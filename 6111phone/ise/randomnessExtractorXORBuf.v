==> flow/design.v <==
`timescale 1ns / 1ps
module randomnessExtractorXORBuf (
	 input wire clock,
    input wire [31:0] n_samples,  
    input wire [31:0] entropy,  
	 input wire [1:0] entropy_bytes,  
    input wire entropy_ready,  
	 output reg ready,
    output reg [511:0] out
    );
	 parameter BUFFER_LOGSIZE = 8;
	 reg [31:0] sample_count = 0;
	 reg [BUFFER_LOGSIZE-1:0] buffer_index_counter = 0;
	 reg old_entropy_ready;
	 always @(posedge clock) begin
		  if (entropy_ready & (~old_entropy_ready)) begin
				 out[buffer_index_counter] <= out[buffer_index_counter] ^ (^entropy);
				 buffer_index_counter <= buffer_index_counter + 1;
				 sample_count <= sample_count + 1;
		  end
		  if (sample_count == n_samples) ready <= 1;
		  if (ready) ready <= 0;
		  old_entropy_ready <= entropy_ready;
	 end
endmodule
# Step by step through the tools: randomnessExtractorXORBuf

Tool output for the design above, in the order of the flow.
Lines are those of the file above, counted from 1.
Operators: Yosys type, input widths -> output width; for muxes data width and select width s.
Library cell names are shortened.
Not given: -

Design top: randomnessExtractorXORBuf
Clock port: clock
Library: sky130hd
Library corner: tt_025C_1v80

# Word-level counts

Counts by Yosys on the flattened word-level netlist (proc, flatten, opt, wreduce; memories kept). Register bits leave out memories and registers merged into their read ports (data or address); mux counts leave out enables and synchronous resets folded into registers. Print and check cells are left out. Cells with the same type and inputs are merged into one.

Register bits after elaboration: 554
Input bits: 68
Output and inout bits: 513
Elaborated cells: 20

Add/sub/neg operators: 3
Equality and inequality tests: 1
Shift operators: 3
Muxes and demuxes: 1
Bitwise operators: 6
Reduce/logical cells: 1

Operators with widths:

| kind                    | count |
| $shift 1x9->512         | 1 |
| $shift 1x9->512 const A | 1 |
| $and 512x512->512       | 1 |
| $or 512x512->512        | 1 |
| $shiftx 512x8->1        | 1 |
| $not 512->512           | 1 |
| $add 32x1->32 const B   | 1 |
| $eq 32x32->1            | 1 |
| $reduce_xor 32->1       | 1 |
| $neg 8->9               | 1 |
| $add 8x1->8 const B     | 1 |
| $and 1x1->1             | 1 |
| $xor 1x1->1             | 1 |
| $not 1->1               | 1 |
| $mux 1                  | 1 |

# Depth

Yosys ltp: most cells in a row. Word level: on the elaborated netlist, between registers, memories and ports. Mapped: between sequential cells and ports; inverters and the memories' decode and read muxes count.

Depth after elaboration: 5
ABC_AREA: 0
Mapped depth: 17

# Netlist

Yosys stat after the flow's synthesis: flattened, memories mapped to cells. It holds for the ABC_AREA given above (unset counts as 0); a run with the other value may have another netlist.

Cell types:

| cell type | count | total area (um2) |
| edfxtp_1  | 297   | 8.92E+03 |
| buf_4     | 259   | 1.94E+03 |
| o21ai_0   | 351   | 1.76E+03 |
| mux4_2    | 55    | 1.24E+03 |
| nand2_1   | 228   | 855.821 |
| xnor2_1   | 77    | 674.397 |
| mux2i_1   | 34    | 340.326 |
| a21oi_1   | 66    | 330.317 |
| a31oi_1   | 48    | 300.288 |
| nor2_1    | 77    | 289.027 |
| clkbuf_1  | 68    | 255.245 |
| xor2_1    | 28    | 245.235 |
| o41ai_1   | 21    | 183.926 |
| nand3_1   | 34    | 170.163 |
| buf_6     | 11    | 123.869 |
| o31ai_1   | 16    | 120.115 |
| a22oi_1   | 13    | 97.594 |
| o21ai_1   | 18    | 90.086 |

Other cell types: 40; their cells: 145.

Mapped cells: 1846
Mapped area: 18915.6 um2
Mapped flip-flops: 299

# Timing after synthesis

Path of least setup slack by OpenSTA after synthesis, without wires, with an ideal clock, recovery checks aside; 20% of the period is set as input and as output delay. Where synthesis merged equal registers, the netlist keeps one of their names.

Kind: input -> register
Start: input entropy_ready
End: register buffer_index_counter[0]
Clock period: 21.1 ns
Setup time: 0.990 ns
Arrival: 16.987 ns
Setup slack: 3.124 ns
Delay of the path: 13.757 ns
Stages on the path: 1
Buffers on the path: 0
Period reached after synthesis: 17.976 ns

"delay of the path" is the arrival time less input delay plus setup time.
"stages on the path" counts driving pins, that of a launching flip-flop among them; a cell with two outputs on the path counts twice.
"period reached after synthesis" is the clock period less the worst setup slack; recovery checks do not enter. This is arithmetic on one report: input and output delays are still those of the set period (20% each).
The rows between start and end are the longest chain of elaborated cells between them; the timing report does not say that the signal goes this way. Where chains are equally long, one stands for them.
Each line given opens the expression or statement behind the cell; cells for indexed reads and writes are added by Yosys, which also makes memories of some case tables.

Cells stage by stage: nor2b_1
Cells in the longest elaborated chain: 1
Elaborated cells on any way between the ends: 1
Source lines of those cells: 1
Those cells by class: logic (1)

Ends and longest elaborated chain, post-synthesis:

| element     | line | text |
| from (decl) | 7    | `input wire entropy_ready,` |
| $and 1x1->1 | 16   | `if (entropy_ready & (~old_entropy_ready)) begin` |
| to (assign) | 18   | `buffer_index_counter <= buffer_index_counter + 1;` |
| to (decl)   | 13   | `reg [BUFFER_LOGSIZE-1:0] buffer_index_counter = 0;` |

# Timing after layout

From the final timing report of run 1: the path of least setup slack in the routed layout; clock arrival at registers is part of the times.

Kind: input -> register
Start: input entropy_ready
End: register out[201]
Clock period: 18.7 ns
Setup time: 0.38 ns
Arrival: 6.73 ns
Setup slack: 12.14 ns
Stages on the path: 4
Buffers on the path: 3

The rows between start and end are the longest chain of elaborated cells between them; the timing report does not say that the signal goes this way. Where chains are equally long, one stands for them.

Cells stage by stage: clkdlybuf4s50_1 nor2b_4 buf_4 buf_4
Cells in the longest elaborated chain: 1
Elaborated cells on any way between the ends: 1
Source lines of those cells: 1
Those cells by class: logic (1)

Ends and longest elaborated chain, after layout:

| element     | line | text |
| from (decl) | 7    | `input wire entropy_ready,` |
| $and 1x1->1 | 16   | `if (entropy_ready & (~old_entropy_ready)) begin` |
| to (assign) | 17   | `out[buffer_index_counter] <= out[buffer_index_counter] ^ (^entropy);` |
| to (decl)   | 9    | `output reg [511:0] out` |

Hand-over note for randomnessExtractorXORBuf

Record of 2 stored runs of the RTL-to-layout flow on randomnessExtractorXORBuf, platform sky130hd. The runs are unordered. Constraints: input delay and output delay 20% of the set period each, output load 0.01 pF.
By "clock period achieved" is meant the clock period of the run minus its worst setup slack. This is arithmetic on one report: input and output delays are still those of the set period (20% each).
"time used up by the worst setup path" means the part of the period allowed to the worst setup path (the constraints hold back 20% at inputs and 20% at outputs) less its slack; where the path has registers, the arrival times of their clocks count too.
By "power" is meant OpenSTA's value without simulated activity: inputs other than the clock are taken to toggle once in ten clock periods, and the tool carries that through the logic.
Among the settings, -- means not set for that run.
Results: -- = not shown.

| setting or result                         | run 1             | run 2 |
| period_ns                                 | 18.7              | 21.9  |
| SETUP_SLACK_MARGIN                        | 4.1               | --    |
| CAP_MARGIN                                | 20                | 20    |
| CORE_MARGIN                               | 2                 | 2     |
| CORE_UTILIZATION                          | 40                | 50    |
| SLEW_MARGIN                               | 20                | 40    |
| PLACE_DENSITY                             | --                | 0.56  |
| CORE_ASPECT_RATIO                         | --                | 0.57  |
| CELL_PAD_IN_SITES_GLOBAL_PLACEMENT        | --                | 3     |
| ABC_AREA                                  | --                | 1     |
| CTS_CLUSTER_SIZE                          | --                | 77    |
| summed negative setup slack (ns)          | 0.000             | --    |
| die footprint (um2)                       | 49044.5           | --    |
| clock period achieved (ns)                | 6.562             | --    |
| time used up by the worst setup path (ns) | 2.82              | --    |
| worst setup path kind                     | input -> register | --    |
| smallest setup slack (ns)                 | 12.138            | --    |
| worst hold slack (ns)                     | 0.538             | --    |
| power (mW)                                | 2.026             | --    |
| utilization (%)                           | 48.8              | --    |
| standard-cell area after layout (um2)     | 22756.8           | --    |
| cell area after synthesis (um2)           | 18915.6           | --    |

Run 2: not finished: placement ended with error GPL-0301

End of note.
