==> flow/design.v <==
`timescale 1ns / 1ps
module randomnessExtractor #(parameter WIDTH=9) (
	 input wire clock,
    input wire [WIDTH-1:0] from_ac97_data,
    input wire ready,
    output reg [255:0] buffer = 0
    );
	 parameter BUFFER_LOGSIZE = 8;
	 reg [BUFFER_LOGSIZE-1:0] buffer_index_counter = 0;
	 reg old_ready;
	 always @(posedge clock) begin
		  if (ready & (~old_ready)) begin
				 buffer[buffer_index_counter] <= buffer[buffer_index_counter] ^ (^from_ac97_data);
				 buffer_index_counter <= buffer_index_counter + 1;
		  end
		  old_ready <= ready;
	 end
endmodule
Step by step through the tools: randomnessExtractor
The steps from the RTL of randomnessExtractor to its reports follow in flow order. Lines are those of the file above, counted from 1. Operators: Yosys type, input widths -> output width; for muxes data width and select width s. A cell with - has no value.

Top module: randomnessExtractor. Clock input: clock. Library: sky130hd. Library corner: tt_025C_1v80.

Word level
Source: Yosys, flattened and elaborated, memories not mapped. Widths are those after wreduce; folded enables and synchronous resets count as part of the registers. Registers that Yosys merges into a memory's read port (data or address) are not register bits. Print and check cells do not count. Equal cells are merged and count once.

The entry for register bits reads 265. The figure for bits of input ports is 11. The figure for output and inout bits is 256. Word-level cells: 15.

Under add/subtract/negate cells stands 2. Shift-type cells: 3. The figure for bitwise gates (word level) is 6. Under reduce/logical cells stands 1.

Operators with widths (count): $shift 1x9->256 (1); $shift 1x9->256 const A (1); $and 256x256->256 (1); $or 256x256->256 (1); $shiftx 256x8->1 (1); $not 256->256 (1); $neg 8->9 (1); $reduce_xor 9->1 (1); $add 8x1->8 const B (1); $and 1x1->1 (1); $xor 1x1->1 (1); $not 1->1 (1).

Logic depth
Longest topological path by Yosys (ltp), each cell counted once; first at word level (registers and memories cut), then after technology mapping (sequential cells cut; the memories' decode and read muxes count).

Depth after elaboration: 5. The entry for ABC_AREA reads 0. Gate-level depth with buffers: 14. The figure for depth with buffers taken out is 10.

Mapped cells and area
Yosys stat after the flow's synthesis: flattened, memories mapped to cells. It holds for the ABC_AREA given above (unset counts as 0); a run with the other value may have another netlist. Totals and module areas in this step are rounded.

The entry for mapped cells reads 1565. For cell area after synthesis the number is 15500 µm². The figure for mapped flip-flops is 265. The entry for buffer cells reads 124.

Cells by type: sky130_fd_sc_hd__edfxtp_1 (count 264, total area 7.93E+03 µm²); sky130_fd_sc_hd__nand2_1 (count 544, total area 2.04E+03 µm²); sky130_fd_sc_hd__mux4_2 (count 55, total area 1.24E+03 µm²); sky130_fd_sc_hd__o31ai_1 (count 159, total area 1.19E+03 µm²); sky130_fd_sc_hd__o21ai_0 (count 135, total area 675.648 µm²); sky130_fd_sc_hd__clkbuf_1 (count 72, total area 270.259 µm²); sky130_fd_sc_hd__nor2_1 (count 69, total area 258.998 µm²); sky130_fd_sc_hd__mux2i_1 (count 24, total area 240.23 µm²); sky130_fd_sc_hd__buf_6 (count 15, total area 168.912 µm²); sky130_fd_sc_hd__xnor2_1 (count 17, total area 148.893 µm²); sky130_fd_sc_hd__nand3_1 (count 20, total area 100.096 µm²); sky130_fd_sc_hd__buf_2 (count 18, total area 90.086 µm²); sky130_fd_sc_hd__mux2_2 (count 8, total area 90.086 µm²); sky130_fd_sc_hd__nor3_1 (count 14, total area 70.067 µm²); sky130_fd_sc_hd__nand2b_1 (count 11, total area 68.816 µm²); sky130_fd_sc_hd__buf_1 (count 17, total area 63.811 µm²); sky130_fd_sc_hd__ha_1 (count 5, total area 62.56 µm²); sky130_fd_sc_hd__nor2b_1 (count 9, total area 56.304 µm²).

Other cell types: 38; their cells: 109.

Worst setup path after synthesis
Source: OpenSTA report_checks on the synthesized netlist (no wires, ideal clock, input and output delay 20% of the period each), path of least setup slack; recovery checks are left aside. Register names are those of the netlist, which keeps one name where synthesis merged equal registers.

Path type: input to register. Start point: input port ready. End point: register buffer[0]. For clock period the number is 15300 ps. Input delay: 3060 ps. Under setup time stands 919 ps. Launch time at the first pin: 3060 ps. The entry for data arrival time reads 14417 ps. Data required time: 14381 ps. The figure for path slack is -36 ps. The entry for path delay reads 12276 ps. The entry for driving pins on the path reads 1. The figure for path buffers is 0. The figure for synthesis period reached is 15336 ps.

"path delay" = arrival - input delay + setup time. "driving pins on the path" counts driving pins, that of a launching flip-flop among them; a cell with two outputs on the path counts twice. "synthesis period reached" is the clock period less the worst setup slack; recovery checks do not enter. This is arithmetic on one report: input and output delays are still those of the set period (20% each). The rows between start and end are the longest chain of elaborated cells between them; the timing report does not say that the signal goes this way. Where chains are equally long, one stands for them. A line is the first line of the expression or statement that the cell stems from. Yosys adds cells for indexed reads and writes and turns some case tables into memories.

Cell sequence: sky130_fd_sc_hd__nor2b_1. The figure for length of the longest elaborated chain is 1. The entry for elaborated cells on any way between the ends reads 1. The figure for RTL lines with such cells is 1.

Ends and longest elaborated chain, after synthesis: start, declared (line 5) `input wire ready,`; $and 1x1->1 (line 12) `if (ready & (~old_ready)) begin`; end, assigned (line 13) `buffer[buffer_index_counter] <= buffer[buffer_index_counter] ^ (^from_ac97_data);`; end, declared (line 6) `output reg [255:0] buffer = 0`.

Timing after layout
From the final timing report of stored run 1: the path of least setup slack in the routed layout; clock arrival at registers is part of the times. The path's times are printed in steps of 10 ps; the period is the one set.

Path type: input to register. Start point: input port ready. End point: register buffer[224]. For clock period the number is 22900 ps. Input delay: 4580 ps. Under setup time stands 370 ps. Launch time at the first pin: 4580 ps. The entry for data arrival time reads 8640 ps. Data required time: 23080 ps. The figure for path slack is 14440 ps. The entry for driving pins on the path reads 6. The figure for path buffers is 5.

The rows between start and end are the longest chain of elaborated cells between them; the timing report does not say that the signal goes this way. Where chains are equally long, one stands for them.

Cell sequence: sky130_fd_sc_hd__clkdlybuf4s50_1 sky130_fd_sc_hd__nor2b_4 sky130_fd_sc_hd__buf_4 sky130_fd_sc_hd__buf_4 sky130_fd_sc_hd__buf_4 sky130_fd_sc_hd__buf_4. The figure for length of the longest elaborated chain is 1. The entry for elaborated cells on any way between the ends reads 1. The figure for RTL lines with such cells is 1.

Ends and longest elaborated chain, post-layout: start, declared (line 5) `input wire ready,`; $and 1x1->1 (line 12) `if (ready & (~old_ready)) begin`; end, assigned (line 13) `buffer[buffer_index_counter] <= buffer[buffer_index_counter] ^ (^from_ac97_data);`; end, declared (line 6) `output reg [255:0] buffer = 0`.

--- measured runs ---
Measured data: module randomnessExtractor, platform sky130hd, 2 stored runs of the flow under differing settings, order arbitrary. Input and output delays are each 20% of the period that was set; the output load is 0.01 pF. Measured values are rounded.

Files of stored run 1:
==> flow/run.sh <==
#!/bin/bash
# the make line also repeats the synthesis and layout settings of config.mk as NAME=value (left out here)
make -C /OpenROAD-flow-scripts/flow DESIGN_CONFIG=/design/flow/config.mk WORK_HOME=/design/flow/orfs CLKGATE_MAP_FILE= finish
==> flow/config.mk <==
export PLATFORM = sky130hd
export DESIGN_NAME = randomnessExtractor
export DESIGN_NICKNAME = randomnessExtractor
export VERILOG_FILES = /design/flow/design.v
export SDC_FILE = /design/flow/constraint.sdc
export NUM_CORES = 4
export LEC_CHECK = 0
export CAP_MARGIN = 15
export CORE_MARGIN = 8
export CORE_UTILIZATION = 44
export MIN_ROUTING_LAYER = met1
export PLACE_DENSITY = 0.45
export SLEW_MARGIN = 20
==> flow/constraint.sdc <==
create_clock -name core_clock -period 22.9 [get_ports {clock}]
set_input_delay 4.5800 -clock core_clock [delete_from_list [all_inputs] [get_ports {clock}]]
set_output_delay 4.5800 -clock core_clock [all_outputs]
set_load 0.01 [all_outputs]

Results of stored run 1. The setup total negative slack comes to 0 ps. The worst hold slack after layout stands at 571 ps. The standard-cell area after layout reads 19300 µm². The chip area after synthesis (Yosys) comes to 15500 µm². The measured die outline area is 41600 µm². For the setup slack of the worst path the run shows 14400 ps. The utilization in the final report comes to 55.0 %.

Files of stored run 2:
==> flow/run.sh <==
#!/bin/bash
# the make line also repeats the synthesis and layout settings of config.mk as NAME=value (left out here)
make -C /OpenROAD-flow-scripts/flow DESIGN_CONFIG=/design/flow/config.mk WORK_HOME=/design/flow/orfs CLKGATE_MAP_FILE= finish
==> flow/config.mk <==
export PLATFORM = sky130hd
export DESIGN_NAME = randomnessExtractor
export DESIGN_NICKNAME = randomnessExtractor
export VERILOG_FILES = /design/flow/design.v
export SDC_FILE = /design/flow/constraint.sdc
export NUM_CORES = 4
export LEC_CHECK = 0
export CAP_MARGIN = 5
export CELL_PAD_IN_SITES_DETAIL_PLACEMENT = 0
export CORE_MARGIN = 2
export CORE_UTILIZATION = 17
export MAX_ROUTING_LAYER = met5
export PLACE_DENSITY_LB_ADDON = 0.01
export SETUP_SLACK_MARGIN = 2.14
export SLEW_MARGIN = 20
==> flow/constraint.sdc <==
create_clock -name core_clock -period 13.6 [get_ports {clock}]
set_input_delay 2.7200 -clock core_clock [delete_from_list [all_inputs] [get_ports {clock}]]
set_output_delay 2.7200 -clock core_clock [all_outputs]
set_load 0.01 [all_outputs]

Results of stored run 2. The setup total negative slack comes to 0 ps. The worst hold slack after layout stands at 592 ps. The standard-cell area after layout reads 20600 µm². The chip area after synthesis (Yosys) comes to 15500 µm². The measured die outline area is 93900 µm². For the setup slack of the worst path the run shows 7760 ps. The utilization in the final report comes to 22.8 %.
--- end ---
